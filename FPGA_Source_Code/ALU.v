==> flow/design.v <==
module ALU #
(
	parameter BITNESS = 8,
	parameter ADD = 8'b00000001,
	parameter SUB = 8'b00000010,
	parameter MUL = 8'b00000011,
	parameter DIV = 8'b00000100
)
(
	input i_clk,
	input i_ready,
	input [BITNESS-1:0] i_num_1,
	input [BITNESS-1:0] i_num_2,
	input [7:0] op_code,
	input reset,
	output reg o_ready,
	output wire [BITNESS-1:0] result_Hi,
	output wire [BITNESS-1:0] result_Lo
);
	reg [BITNESS*2-1:0] Hi_reg = 0;
	reg [BITNESS*2-1:0] Lo_reg = 0;
	assign result_Hi = Hi_reg[BITNESS - 1:0];
	assign result_Lo = Lo_reg[BITNESS - 1:0];
	always @(posedge i_clk) begin
		o_ready <= 0;
		if (i_ready == 1) begin
			Hi_reg <= 0;
			Lo_reg <= 0;
			case (op_code)
				ADD: begin
					Hi_reg <= i_num_1 + i_num_2;
					o_ready <= 1;
				end
				SUB: begin
					Hi_reg <= i_num_1 - i_num_2;
					o_ready <= 1;
				end
				MUL: begin
					Hi_reg <= i_num_1 * i_num_2;
					o_ready <= 1;
				end
				DIV: begin
					Hi_reg <= i_num_1 / i_num_2;
					Lo_reg <= i_num_1 % i_num_2;
					o_ready <= 1;
				end
			endcase;
		end
	end
endmodule
# From RTL to reports: ALU
# What the tools print for ALU, step after step.
# Lines are those of the file above, counted from 1.
# Operators carry their Yosys type and port widths (W data, S select, Z words).
# Cell names lack the library's common part.
# The mark n/a stands for no value.
# setup
top_module,ALU
clock_port,i_clk
cell_library,sky130hd
pvt_corner,tt_025C_1v80

# Word level
# Counts by Yosys on the flattened word-level netlist (proc, flatten, opt, wreduce; memories kept). Register bits leave out memories and registers merged into their read ports (data or address); mux counts leave out enables and synchronous resets folded into registers. Print and check cells are left out. Cells with the same type and inputs are merged into one.
# word_totals
regBits,17
in_bits,27
out_inout_bits,17
word_cells,15
# op_classes
add_sub_neg,2
n_mul,1
n_div,2
equal,4
n_mux,2
reduce_and_logical,1
# ops
cell,n
$div A8 B8 Y16,1
$mod A8 B8 Y16,1
$mul A8 B8 Y8,1
$pmux W8 S4,1
$eq A8 B2 Y1 const B,2
$eq A8 B1 Y1 const B,1
$eq A8 B3 Y1 const B,1
$add A8 B8 Y8,1
$sub A8 B8 Y8,1
$reduce_or A4 Y1,1
$mux W1,1

# Depth
# Yosys ltp: most cells in a row. Word level: on the elaborated netlist, between registers, memories and ports. Mapped: between sequential cells and ports; inverters and the memories' decode and read muxes count.
# logic_depth
ltp_word,3
ABC_AREA,0
mapped_depth,149
depth_no_buf,142

# Mapped cells and area
# The flow's flattened synthesis, as Yosys stat reports it; memories are mapped. The netlist is that of the ABC_AREA named above (0 if unset); the other value can give another one.
# The area totals of this step are shown rounded.
# mapped
cells,1013
area_um2,7730
seqArea_um2,500
ff_cells,17
buf_cells,21
# types
cell_type,n,type_area_um2
ha_1,127,1.59E+03
edfxtp_1,16,480.461
nor2_1,103,386.621
xnor2_1,43,376.611
nor3_1,68,340.326
o21a_1,45,337.824
a21oi_1,63,315.302
a21o_1,38,285.274
fa_1,14,280.269
nand2_1,70,262.752
xor2_1,29,253.994
mux2_2,22,247.738
o21ai_0,41,205.197
inv_1,50,187.68
o31ai_1,23,172.666
mux2i_1,16,160.154
nand3_1,19,95.091
o211ai_1,11,82.579
# Other cell types: 70; their cells: 215.

# Worst setup path after synthesis
# OpenSTA on the mapped netlist: ideal clock, no wires. The path of least setup slack (recovery checks aside). Input and output delay are each 20% of the period. Register names are those of the netlist, which keeps one name where synthesis merged equal registers.
# synth_path
path_kind,input -> register
from,in i_num_2[0]
to,reg Lo_reg[1]
clock_period_ns,53.9
input_delay_ns,10.780
setup_ns,0.265
arrival_time_ns,40.250
required_ns,53.635
slack_ns,13.385
path_delay_ns,29.735
driving_pins,138
n_path_buf,6
synth_period_reached_ns,40.515
# "path_delay_ns" is the arrival time less input delay plus setup time.
# "driving_pins" counts driving pins, that of a launching flip-flop among them; a cell with two outputs on the path counts twice.
# "synth_period_reached_ns" is the clock period less the worst setup slack; recovery checks do not enter. This is arithmetic on one report: input and output delays are still those of the set period (20% each).
# The rows between start and end are the longest chain of elaborated cells between them; the timing report does not say that the signal goes this way. Where chains are equally long, one stands for them.
# A line is the first line of the expression or statement that the cell stems from. Yosys adds cells for indexed reads and writes and turns some case tables into memories.
# synth_via
path_cell_list,clkbuf_1 -> inv_1 -> ha_1 -> inv_1 -> o32ai_1 -> nor2b_1 -> ha_1 -> o21a_1 -> o211ai_1 -> or4b_4 -> nand2_1 -> ha_1 -> a21oi_1 -> and2_1 -> nor3_1 -> o21a_1 -> ha_1 -> or3_1 -> (+102 left out) -> a211oi_1 -> mux2i_1 -> nor3b_1 -> a21boi_1 -> clkbuf_1 -> mux2i_1 -> fa_1 -> a21o_1 -> a21o_1 -> a21o_1 -> a21oi_1 -> o21ai_0 -> a21o_1 -> a221oi_1 -> o221ai_1 -> a2111oi_4 -> mux2i_1 -> nor2_1
elab_chain_cells,1
# synth_lines
item,line,rtl
from (decl),13,"input [BITNESS-1:0] i_num_2,"
$mod A8 B8 Y16,44,Lo_reg <= i_num_1 % i_num_2;
to (assign),28,Lo_reg <= 0;
to (assign),44,
to (decl),21,reg [BITNESS*2-1:0] Lo_reg = 0;

# module ALU, platform sky130hd, 2 stored runs of the flow under differing settings, order arbitrary. Input and output delays are each 20% of the period that was set; the output load is 0.01 pF.
# Among the settings, . means not set for that run.
item,entry A,entry B
period_ns,43.8,29.8
CORE_UTILIZATION,70,51
SETUP_SLACK_MARGIN,1.11,3.77
PLACE_DENSITY,0.37,.
CELL_PAD_IN_SITES_DETAIL_PLACEMENT,2,.
ABC_AREA,0,.
CTS_CLUSTER_SIZE,22,.
CAP_MARGIN,35,20
SLEW_MARGIN,25,5
MIN_ROUTING_LAYER,met2,.
CORE_MARGIN,2,10
PLACE_DENSITY_LB_ADDON,.,0.18
CORE_ASPECT_RATIO,.,0.68
GPL_TIMING_DRIVEN,.,1
GPL_ROUTABILITY_DRIVEN,.,0
# Entry A: did not finish, placement stopped with DPL-0033
# Entry B: did not finish, routing stopped with ODB-0269
